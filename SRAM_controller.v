==> flow/design.v <==
module SRAM_Controller(
    input wire i_clk,
    input wire reset,
    input wire [20:0]i_address,
    input wire [15:0]i_data,
    input wire i_rd_strt,
    input wire i_wr_strt,
    output wire [15:0]o_data,
    output wire o_data_valid,
    output wire o_wr_done,
    output wire o_busy,
    output wire[20:0] o_sram_address,
    output reg[15:0] io_sram_in_out,   
    output wire o_CS,
    output wire o_OE,
    output wire o_WE,
    output wire o_UB,
    output wire o_LB
);
integer i;
reg r_data_valid;
reg r_wr_done;
reg r_CS;
reg r_OE;
reg r_WE;
reg r_UB;
reg r_LB;
reg r_busy;
reg[15:0] r_write_buffer;  
reg[20:0] r_sram_address;
reg[15:0] r_sram_in;
reg[20:0] r_read_address;  
reg[20:0] r_write_address;  
reg[15:0] r_powerup_counter;  
reg[1:0]  r_read_cycle_time;  
reg[2:0]  r_write_control_time;  
assign  o_data_valid    = r_data_valid;
assign  o_wr_done       = r_wr_done;
assign  o_busy          = r_busy;
assign o_CS             = r_CS;     
assign o_OE             = r_OE;
assign o_WE             = r_WE;
assign o_UB             = r_UB;
assign o_LB             = r_LB;
assign o_sram_address   = r_sram_address;
assign o_data           = r_sram_in;
reg[3:0] SRAM_STATE;
localparam initial_state = 4'd0;
localparam read_write_state = 4'd1;
localparam read_state = 4'd2;
localparam write_state = 4'd3;
localparam read_cntrl = 4'd4;
localparam start_read = 4'd5;
localparam out_hold = 4'd6;
localparam write_address = 4'd7;
localparam write_cntrl_strt = 4'd8;
localparam write_cntrl_stop = 4'd9;
localparam write_start = 4'd10;
localparam write_stop = 4'd11;
always @(posedge i_clk or negedge reset) begin
    if (~reset) begin
        r_powerup_counter    <=0;
        r_read_cycle_time    <=0;
        r_write_control_time <=0;
        r_data_valid         <=0;
        r_busy               <=0;
        SRAM_STATE <= initial_state;
    end else begin
        r_data_valid <= 0;
        r_wr_done <= 0;
        case (SRAM_STATE)
        initial_state : begin
            if (r_powerup_counter <= 16'd40000) begin  
                    SRAM_STATE <= initial_state;
                    r_powerup_counter <= r_powerup_counter + 1;
            end
            else begin
                r_powerup_counter    <=0;
                SRAM_STATE <= read_write_state;
            end
        end
        read_write_state : begin
            if (i_rd_strt) begin
                SRAM_STATE <= read_state;
            end
            else if(i_wr_strt)begin
                SRAM_STATE <= write_state;
            end
            else begin
                SRAM_STATE <= read_write_state;
            end
        end
        read_state : begin
            r_read_address <= i_address;
            r_CS    <= 0;   
            r_OE    <= 0; 
            r_UB    <= 0; 
            r_LB    <= 0; 
            r_WE    <= 1;  
            r_busy  <= 1;  
            SRAM_STATE <= read_cntrl;
        end
        read_cntrl : begin
            if(r_read_cycle_time <= 2'd2) begin  
                r_sram_address <= r_read_address;
                SRAM_STATE <= read_cntrl;
                r_read_cycle_time <= r_read_cycle_time + 1;
            end
            else begin
                r_read_cycle_time    <=0;
                SRAM_STATE <= start_read; 
            end
        end
        start_read : begin
            r_sram_in <= io_sram_in_out;  
            SRAM_STATE <= out_hold;  
        end
        out_hold : begin
            r_CS    <= 1;   
            r_OE    <= 1; 
            r_UB    <= 1; 
            r_LB    <= 1; 
            r_WE    <= 1; 
            r_busy  <= 0;
            r_data_valid <= 1;
            SRAM_STATE <= read_write_state;
        end
        write_state : begin
            r_OE    <= 1;  
            r_busy  <= 1;  
            r_write_address <= i_address;  
            r_write_buffer  <= i_data;  
            SRAM_STATE    <= write_address;
        end
        write_address : begin
            r_sram_address <= r_write_address;
            SRAM_STATE <= write_cntrl_strt;
        end
        write_cntrl_strt : begin
            if(r_write_control_time <= 3'd2) begin  
                r_CS    <= 0;    
                r_UB    <= 0; 
                r_LB    <= 0; 
                r_WE    <= 0; 
                SRAM_STATE <= write_cntrl_strt;
                r_write_control_time <= r_write_control_time + 1;
            end
            else begin
                r_write_control_time <=0;
                SRAM_STATE <= write_cntrl_stop;
            end
        end
        write_cntrl_stop : begin
            r_CS    <= 1;    
            r_UB    <= 1; 
            r_LB    <= 1; 
            r_WE    <= 1; 
            SRAM_STATE <= write_start;
        end
        write_start : begin
            io_sram_in_out <= r_write_buffer;  
            r_wr_done <= 1;
            SRAM_STATE <= write_stop;
        end
        write_stop : begin
            r_sram_address <= 21'd0;
            r_busy  <= 0;
            SRAM_STATE <= read_write_state;
        end
        default: begin
            SRAM_STATE <= read_write_state;
        end
        endcase
    end
end
endmodule
Tool chain data of SRAM_Controller
What the tools print for SRAM_Controller, step after step.
Line numbers count from 1 in the design file above.
Library cell names are shortened.
{"block": "inputs", "top_module": "SRAM_Controller", "clock": "i_clk", "cell_library": "sky130hd", "pvt_corner": "tt_025C_1v80"}

Word-level counts
Counts by Yosys on the flattened word-level netlist (proc, flatten, opt, wreduce; memories kept). Register bits leave out memories and registers merged into their read ports (data or address). Print and check cells are left out. Cells with the same type and inputs are merged into one.
{"block": "bits", "register_bits": 142, "latch_bits": 0, "ram_bits": 0, "rom_bits": 0, "clocked_rd_ports_x_width": 0, "n_memories": 0, "input_bits": 41}
{"block": "classes", "addsub": 3, "n_mul": 0, "div_mod_pow": 0, "cmp": 3, "eq_ne": 13, "n_shift": 0, "mux": 18, "logic": 0, "n_reduce_logical": 19}
{"block": "ops", "op": "21-bit parallel mux with 3-bit select", "count": 1}
{"block": "ops", "op": "4-bit parallel mux with 10-bit select", "count": 1}
{"block": "ops", "op": "21-bit 2-to-1 mux", "count": 1}
{"block": "ops", "op": "16-bit by 1-bit adder with 16-bit output (second input constant)", "count": 1}
{"block": "ops", "op": "16-bit less-or-equal comparator (second input constant)", "count": 1}
{"block": "ops", "op": "4-bit by 3-bit equality test with 1-bit output (second input constant)", "count": 4}
{"block": "ops", "op": "4-bit equality test (second input constant)", "count": 4}
{"block": "ops", "op": "16-bit 2-to-1 mux", "count": 1}
{"block": "ops", "op": "2-bit AND reduction", "count": 5}
{"block": "ops", "op": "3-bit AND reduction", "count": 3}
{"block": "ops", "op": "2-bit OR reduction", "count": 4}
{"block": "ops", "op": "4-bit by 2-bit equality test with 1-bit output (second input constant)", "count": 2}
{"block": "ops", "op": "2-bit nonzero test", "count": 3}
{"block": "ops", "op": "3-bit nonzero test", "count": 2}
{"block": "ops", "op": "1-bit parallel mux with 2-bit select", "count": 3}
{"block": "ops", "op": "2-bit 2-to-1 mux", "count": 3}
{"block": "ops", "op": "1-bit 2-to-1 mux", "count": 6}
{"block": "ops", "op": "2-bit != test (second input constant)", "count": 2}
{"block": "ops", "op": "4-bit by 1-bit equality test with 1-bit output (second input constant)", "count": 1}
{"block": "ops", "op": "4-bit zero test", "count": 1}
{"block": "ops", "op": "3-bit by 1-bit adder with 3-bit output (second input constant)", "count": 1}
{"block": "ops", "op": "3-bit by 2-bit less-or-equal comparator with 1-bit output (second input constant)", "count": 1}
{"block": "ops", "op": "3-bit OR reduction", "count": 1}
{"block": "ops", "op": "1-bit parallel mux with 3-bit select", "count": 1}
{"block": "ops", "op": "3-bit 2-to-1 mux", "count": 1}
{"block": "ops", "op": "2-bit by 1-bit adder with 2-bit output (second input constant)", "count": 1}
{"block": "ops", "op": "2-bit less-or-equal comparator (second input constant)", "count": 1}

Depth
Yosys ltp: most cells in a row. Word level: on the elaborated netlist, between registers, memories and ports. Mapped: between sequential cells and ports; inverters and the memories' decode and read muxes count.
{"block": "logic_depth", "depth_word": 4, "ABC_AREA": 0, "ltp_mapped": 8}

After synthesis
The flow's flattened synthesis, as Yosys stat reports it; memories are mapped. The netlist is that of the ABC_AREA named above (0 if unset); the other value can give another one.
{"block": "mapped", "stdcells": 300, "synth_area_um2": 5332.6, "ff_cells": 150, "buffers": 9}
{"block": "by_type", "type": "edfxtp_1", "count": 115}
{"block": "by_type", "type": "dfrtp_1", "count": 34}
{"block": "by_type", "type": "a22o_1", "count": 26}
{"block": "by_type", "type": "ha_1", "count": 5}
{"block": "by_type", "type": "nand3_1", "count": 11}
{"block": "by_type", "type": "nor2_1", "count": 14}
{"block": "by_type", "type": "and2_1", "count": 7}
{"block": "by_type", "type": "and3_1", "count": 7}
{"block": "by_type", "type": "o21ai_0", "count": 8}
{"block": "by_type", "type": "xnor2_1", "count": 4}
{"block": "by_type", "type": "a21boi_0", "count": 4}
{"block": "by_type", "type": "inv_1", "count": 8}
{"block": "by_type", "type": "dfstp_2", "count": 1}
{"block": "by_type", "type": "nand2b_1", "count": 4}
{"block": "by_type", "type": "nor2b_1", "count": 4}
{"block": "by_type", "type": "nor3b_1", "count": 3}
{"block": "by_type", "type": "a21bo_2", "count": 2}
{"block": "by_type", "type": "mux2i_1", "count": 2}
Not listed: further types 22, cells in them 41.

Path before layout
Source: OpenSTA report_checks on the synthesized netlist (no wires, ideal clock, input and output delay 20% of the period each), path of least setup slack; recovery checks are left aside. Register names are those of the netlist, which keeps one name where synthesis merged equal registers.
{"block": "synth_timing", "kind": "input-to-reg", "from": "in reset", "to": "reg r_sram_address[0]", "clock_period_ns": 3.94, "in_delay_ns": 0.788, "setup_time_ns": 0.430, "t_first_pin_ns": 0.788, "arrival_time_ns": 2.381, "t_required_ns": 3.510, "slack_ns": 1.129, "delay_ns": 2.023, "stages": 1, "n_path_buf": 0, "period_less_setup_slack_ns": 2.811}
"delay_ns" = arrival - input delay + setup time.
"stages": output pins that drive a net of the path, with the launching flip-flop's if there is one; two outputs of one cell count as two.
"period_less_setup_slack_ns" is the clock period less the worst setup slack; recovery checks do not enter. This is arithmetic on one report: input and output delays are still those of the set period (20% each).
The rows between start and end are the longest chain of elaborated cells between them; the timing report does not say that the signal goes this way. Where chains are equally long, one stands for them.
Each line given opens the expression or statement behind the cell; cells for indexed reads and writes are added by Yosys, which also makes memories of some case tables.
A register here has more assigning lines than the two given.
{"block": "synth_between", "cell_sequence": "nor3b_1", "elab_chain_len": 1, "cone_cells": 1, "cone_lines": 0, "cone_classes": "1 x reduce/logical"}
{"block": "synth_lines", "item": "from (decl)", "line": 3, "rtl": "input wire reset,"}
{"block": "synth_lines", "item": "3-bit AND reduction"}
{"block": "synth_lines", "item": "to (assign)", "line": 105, "rtl": "r_sram_address <= r_read_address;"}
{"block": "synth_lines", "item": "to (assign)", "line": 136, "rtl": "r_sram_address <= r_write_address;"}
{"block": "synth_lines", "item": "to (decl)", "line": 30, "rtl": "reg[20:0] r_sram_address;"}

Timing after layout
From the final timing report of stored run 1: the path of least setup slack in the routed layout; clock arrival at registers is part of the times.
{"block": "layout_timing", "kind": "reg-to-reg", "from": "reg SRAM_STATE", "to": "reg r_powerup_counter[15]", "clock_period_ns": 3.58, "setup_time_ns": 0.11, "t_first_pin_ns": 0.42, "arrival_time_ns": 2.62, "t_required_ns": 3.89, "slack_ns": 1.27, "stages": 6, "n_path_buf": 0}
Where an end lacks its bit number, it is one bit of the signal, or one of the new flip-flops if synthesis recoded a state register.
A register here has more assigning lines than the two given.
{"block": "layout_between", "cell_sequence": "dfstp_2 nand2_1 nor4_1 nand3_1 xor2_1 nor2_1"}
{"block": "layout_lines", "item": "from (decl)", "line": 47, "rtl": "reg[3:0] SRAM_STATE;"}
{"block": "layout_lines", "item": "from (assign)", "line": 67, "rtl": "SRAM_STATE <= initial_state;"}
{"block": "layout_lines", "item": "from (assign)", "line": 74, "rtl": "SRAM_STATE <= initial_state;"}
{"block": "layout_lines", "item": "to (assign)", "line": 62, "rtl": "r_powerup_counter    <=0;"}
{"block": "layout_lines", "item": "to (assign)", "line": 75, "rtl": "r_powerup_counter <= r_powerup_counter + 1;"}
{"block": "layout_lines", "item": "to (decl)", "line": 34, "rtl": "reg[15:0] r_powerup_counter;"}
No chain of elaborated cells between the ends is given.

# Flow runs of SRAM_Controller

Below are 2 stored runs of the flow (Yosys, OpenROAD; platform sky130hd) on SRAM_Controller, each with its settings and what was measured, unordered. Constraints: input delay and output delay 20% of the set period each, output load 0.01 pF.
"period_reached_ns" is the run's clock period less its worst setup slack. It is reckoned from that one timing run; input and output delays stay at 20% of the period that was set.
By "worst_setup_path_time_ns" is meant the share of the clock period that the worst setup path is allowed (20% is reserved at inputs, 20% at outputs), minus its slack. Clock arrival times at its registers enter into it.
"power.total_uw" rests on the timing tool's default activity at the inputs, not on a simulated workload.

{"run": "stored run 1", "settings": { "period_ns": 3.58, "CORE_UTILIZATION": 38, "PLACE_DENSITY_LB_ADDON": 0.1, "CELL_PAD_IN_SITES_GLOBAL_PLACEMENT": 1, "CELL_PAD_IN_SITES_DETAIL_PLACEMENT": 2, "TNS_END_PERCENT": 65, "GPL_ROUTABILITY_DRIVEN": 0, "CTS_CLUSTER_SIZE": 95, "MIN_ROUTING_LAYER": "met2", "CAP_MARGIN": 20, "CORE_MARGIN": 2, "SLEW_MARGIN": 20 }, "results": { "util_pct": 51.1, "post_synth_area_um2": 5332.6, "total_negative_slack_ns": 0.000, "power.total_uw": 3459, "worst_setup_path_time_ns": 2.31, "worst_setup_path_type": "reg-to-reg", "period_reached_ns": 2.309, "stdcell_area_um2": 7043.0, "final_die_area_um2": 14996.5, "worst_setup_slack_ns": 1.271 }}
{"run": "stored run 2", "settings": { "period_ns": 2.2, "CORE_UTILIZATION": 17, "SETUP_SLACK_MARGIN": 0.52, "PLACE_DENSITY": 0.92, "CELL_PAD_IN_SITES_GLOBAL_PLACEMENT": 1, "GPL_TIMING_DRIVEN": 0, "GPL_ROUTABILITY_DRIVEN": 0, "CAP_MARGIN": 30, "MAX_ROUTING_LAYER": "met4", "CORE_MARGIN": 2, "SLEW_MARGIN": 20 }, "results": { "util_pct": 25.1, "post_synth_area_um2": 5332.6, "total_negative_slack_ns": 0.000, "power.total_uw": 6261, "worst_setup_path_time_ns": 1.89, "worst_setup_path_type": "reg-to-reg", "period_reached_ns": 1.888, "stdcell_area_um2": 7711.1, "final_die_area_um2": 32800.8, "worst_setup_slack_ns": 0.312 }}
